==> flow/design.v <==
`timescale 1ns/1ps
`timescale 1ns/1ps
import saph_types::*;
interface saph_vidport_vga#(
    parameter   integer r_width = 8,
    parameter   integer g_width = 8,
    parameter   integer b_width = 8
);
    logic   hsync, vsync;
    logic[r_width-1:0]  r;
    logic[g_width-1:0]  g;
    logic[b_width-1:0]  b;
    modport GPU (output hsync, vsync, r, g, b);
    modport MON (input  hsync, vsync, r, g, b);
endinterface
`timescale 1ns/1ps
`timescale 1ns/1ps
import saph_types::*;
module saph_vga_fsm#(
    parameter   integer width     = 9
)(
    input  logic            clk,
    input  logic            rst,
    input  logic            inc,
    input  logic[width-1:0] fp_width,
    input  logic[width-1:0] vid_width,
    input  logic[width-1:0] bp_width,
    input  logic[width-1:0] sync_width,
    output logic[width-1:0] count,
    output logic            vid_en,
    output logic            sync_en,
    output logic            cout
);
    logic[1:0]  state;
    logic       state_inc;
    always @(*) begin
        case (state)
            0: state_inc = count == fp_width;
            1: state_inc = count == vid_width;
            2: state_inc = count == bp_width;
            3: state_inc = count == sync_width;
        endcase
    end
    assign cout     = state_inc && state == 3;
    assign vid_en   = state == 1;
    assign sync_en  = state == 3;
    always @(posedge clk) begin
        if (rst) begin
            state   <= 0;
            count   <= 0;
        end else if (inc && state_inc) begin
            count   <= 0;
            state   <= state + 1;
        end else if (inc) begin
            count   <= count + 1;
        end
    end
endmodule
* Tool chain data of saph_vga_fsm
What the tools print for saph_vga_fsm, step after step. Line numbers count from 1 in the design file above. Operators carry their Yosys type and port widths (W data, S select, Z words). Library cell names are shortened. A cell with - has no value.
Set-up: design top saph_vga_fsm, clock port clk, library sky130hd, corner tt_025C_1v80

* Word level
Source: Yosys, flattened and elaborated, memories not mapped. Widths are those after wreduce. Registers that Yosys merges into a memory's read port (data or address) are not register bits. Print and check cells do not count. Equal cells are merged and count once.
Storage and ports: flip-flop bits (word level) 11, elaborated cells 16, output and inout bits 12, input port bits 39
Operators by class: $add $sub $neg 2, reduce/logical cells 4, equality and inequality tests 7, muxes and demuxes 1
Operators by type and width (count):
- $eq A9 B9 Y1 | 4
- $add A9 B1 Y9 const B | 1
- $eq A2 B2 Y1 const B | 2
- $pmux W1 S4 | 1
- $logic_and A1 B1 Y1 | 2
- $add A2 B1 Y2 const B | 1
- $eq A2 B1 Y1 const B | 1
- $logic_not A2 Y1 | 1
- $reduce_or A2 Y1 | 1

* Depth
Longest topological path by Yosys (ltp), each cell counted once; first at word level (registers and memories cut), then after technology mapping (sequential cells cut; the memories' decode and read muxes count).
Logic depth: depth in word-level cells 4, ABC_AREA 0, depth in mapped cells 9, mapped depth without buffers 8

* Synthesis result
Yosys stat after the flow's synthesis: flattened, memories mapped to cells. It holds for the ABC_AREA given above (unset counts as 0); a run with the other value may have another netlist. The area totals of this step are shown rounded.
Mapped netlist: sequential part of the area 220 um^2, standard cells after synthesis 108, buffer cells 7, mapped flip-flops 11, chip area (Yosys) 1000 um^2
Cell types:
- dfxtp_1 | count 11, total area 220.211 um^2
- mux2i_1 | count 11, total area 110.106 um^2
- a222oi_1 | count 9, total area 90.086 um^2
- xnor2_2 | count 4, total area 65.062 um^2
- ha_1 | count 5, total area 62.56 um^2
- xnor2_1 | count 5, total area 43.792 um^2
- nor4_4 | count 2, total area 42.541 um^2
- inv_1 | count 11, total area 41.29 um^2
- a2111oi_0 | count 4, total area 35.034 um^2
- xor2_1 | count 3, total area 26.275 um^2
- and3_1 | count 4, total area 25.024 um^2
- nand2b_1 | count 4, total area 25.024 um^2
- buf_6 | count 2, total area 22.522 um^2
- nand4_4 | count 1, total area 21.27 um^2
- nand3_1 | count 4, total area 20.019 um^2
- nor2_1 | count 5, total area 18.768 um^2
- or3b_2 | count 2, total area 17.517 um^2
- clkbuf_1 | count 4, total area 15.014 um^2
Not listed: further types 11, cells in them 17.

* Path before layout
OpenSTA on the mapped netlist: ideal clock, no wires. The path of least setup slack (recovery checks aside). Input and output delay are each 20% of the period. Register names are those of the netlist, which keeps one name where synthesis merged equal registers.
Path after synthesis: path type in2out, from input sync_width[8], to output cout, external input delay 832 ps, external output delay 832 ps, clock period 4160 ps, data arrival time 2212 ps, time at the first pin 832 ps, stages 6, path buffers 0, required time 3328 ps, slack 1116 ps, delay of the path 1380 ps, synthesis period reached 3044 ps
"delay of the path" is the arrival time less input delay plus setup time. At an output port there is no setup time. "stages": output pins that drive a net of the path, with the launching flip-flop's if there is one; two outputs of one cell count as two. "synthesis period reached" = period - worst setup slack (recovery checks aside). The figure is calculated, with input and output delays left at 20% of the set period. Between the ends stands the longest chain of elaborated cells between them, by number of cells; it is not shown to be the way that was timed. Of several equally long chains one is given. A line is the first line of the expression or statement that the cell stems from. Yosys adds cells for indexed reads and writes and turns some case tables into memories.
Between the ends, after synthesis: path through a222oi_1 > mux2i_1 > xnor2_2 > nand4_4 > nor4_4 > and2_2, length of the longest elaborated chain 3, elaborated cells between the ends (all ways) 3, RTL lines with such cells 3, classes of those cells 1 x eq/ne; 1 x mux; 1 x reduce/logical
Ends and longest elaborated chain, after synthesis:
- start, declared | RTL line 28 | input  logic[width-1:0] sync_width,
- $eq A9 B9 Y1 | RTL line 41 | 3: state_inc = count == sync_width;
- $pmux W1 S4 | RTL line 37 | case (state)
- $logic_and A1 B1 Y1 | RTL line 44 | assign cout     = state_inc && state == 3;
- end, declared | RTL line 32 | output logic            cout

* Timing after layout
Path of least setup slack in the final report of run A (OpenROAD, finished layout, wires in). Where an end is a register, its clock arrival counts in the times. The path's times are printed in steps of 10 ps; the period is the one set.
Path after layout: path type in2out, from input sync_width[2], to output cout, slack 460 ps, external output delay 780 ps, data arrival time 2640 ps, time at the first pin 780 ps, path buffers 2, clock period 3880 ps, external input delay 780 ps, stages 8, required time 3100 ps
Between the ends stands the longest chain of elaborated cells between them, by number of cells; it is not shown to be the way that was timed. Of several equally long chains one is given.
Between the ends, after layout: path through clkdlybuf4s50_1 > a222oi_1 > mux2i_1 > xnor2_1 > nand2_2 > nor4_4 > and2_2 > dlymetal6s2s_1, length of the longest elaborated chain 3, elaborated cells between the ends (all ways) 3, RTL lines with such cells 3, classes of those cells 1 x eq/ne; 1 x mux; 1 x reduce/logical
Ends and longest elaborated chain, after layout:
- start, declared | RTL line 28 | input  logic[width-1:0] sync_width,
- $eq A9 B9 Y1 | RTL line 41 | 3: state_inc = count == sync_width;
- $pmux W1 S4 | RTL line 37 | case (state)
- $logic_and A1 B1 Y1 | RTL line 44 | assign cout     = state_inc && state == 3;
- end, declared | RTL line 32 | output logic            cout

Data sheet: physical implementation of saph_vga_fsm

Design saph_vga_fsm on sky130hd. What follows are 2 stored runs of the flow, each under its own settings; their order means nothing. The constraints put input and output delay at 20% of the set period each and load the outputs with 0.01 pF.
"critical setup path time": the worst setup path's part of the clock period (all of it between registers, 20% less for each end at a port) less its slack. A launch clock that arrives late makes it longer, a capture clock that arrives late makes it shorter.
By "total power after layout" is meant OpenSTA's value without simulated activity: inputs other than the clock are taken to toggle once in ten clock periods, and the tool carries that through the logic.
"critical setup path time" is known to 10 ps.
The measured numbers are rounded.

[run A] flow files
==> flow/run.sh <==
#!/bin/bash
# the make line also repeats the synthesis and layout settings of config.mk as NAME=value (left out here)
make -C /OpenROAD-flow-scripts/flow DESIGN_CONFIG=/design/flow/config.mk WORK_HOME=/design/flow/orfs CLKGATE_MAP_FILE= finish
==> flow/config.mk <==
export PLATFORM = sky130hd
export DESIGN_NAME = saph_vga_fsm
export DESIGN_NICKNAME = saph_vga_fsm
export VERILOG_FILES = /design/flow/design.v
export SDC_FILE = /design/flow/constraint.sdc
export NUM_CORES = 4
export LEC_CHECK = 0
export CAP_MARGIN = 20
export CORE_MARGIN = 2
export CORE_UTILIZATION = 40
export SLEW_MARGIN = 20
==> flow/constraint.sdc <==
create_clock -name core_clock -period 3.88 [get_ports {clk}]
set_input_delay 0.7760 -clock core_clock [delete_from_list [all_inputs] [get_ports {clk}]]
set_output_delay 0.7760 -clock core_clock [all_outputs]
set_load 0.01 [all_outputs]

[run A] result: critical setup path time 1870 ps; worst setup path type in2out; worst setup slack after layout 463 ps; total power after layout 0.000273 W; worst hold slack after layout 536 ps; area of the die 2920 um^2; chip area in the Yosys report 1000 um^2; final design utilization 63.7%

[run B] flow files
==> flow/run.sh <==
#!/bin/bash
# the make line also repeats the synthesis and layout settings of config.mk as NAME=value (left out here)
make -C /OpenROAD-flow-scripts/flow DESIGN_CONFIG=/design/flow/config.mk WORK_HOME=/design/flow/orfs CLKGATE_MAP_FILE= finish
==> flow/config.mk <==
export PLATFORM = sky130hd
export DESIGN_NAME = saph_vga_fsm
export DESIGN_NICKNAME = saph_vga_fsm
export VERILOG_FILES = /design/flow/design.v
export SDC_FILE = /design/flow/constraint.sdc
export NUM_CORES = 4
export LEC_CHECK = 0
export CAP_MARGIN = 15
export CORE_ASPECT_RATIO = 0.61
export CORE_MARGIN = 4
export CORE_UTILIZATION = 48
export GPL_ROUTABILITY_DRIVEN = 0
export MAX_ROUTING_LAYER = met5
export MIN_ROUTING_LAYER = met2
export PLACE_DENSITY = 0.66
export SETUP_SLACK_MARGIN = 0.31
export SLEW_MARGIN = 10
==> flow/constraint.sdc <==
create_clock -name core_clock -period 3.27 [get_ports {clk}]
set_input_delay 0.6540 -clock core_clock [delete_from_list [all_inputs] [get_ports {clk}]]
set_output_delay 0.6540 -clock core_clock [all_outputs]
set_load 0.01 [all_outputs]

[run B] result: critical setup path time 1920 ps; worst setup path type in2out; worst setup slack after layout 38 ps; total power after layout 0.000354 W; worst hold slack after layout 598 ps; area of the die 2900 um^2; chip area in the Yosys report 1000 um^2; final design utilization 91.9%
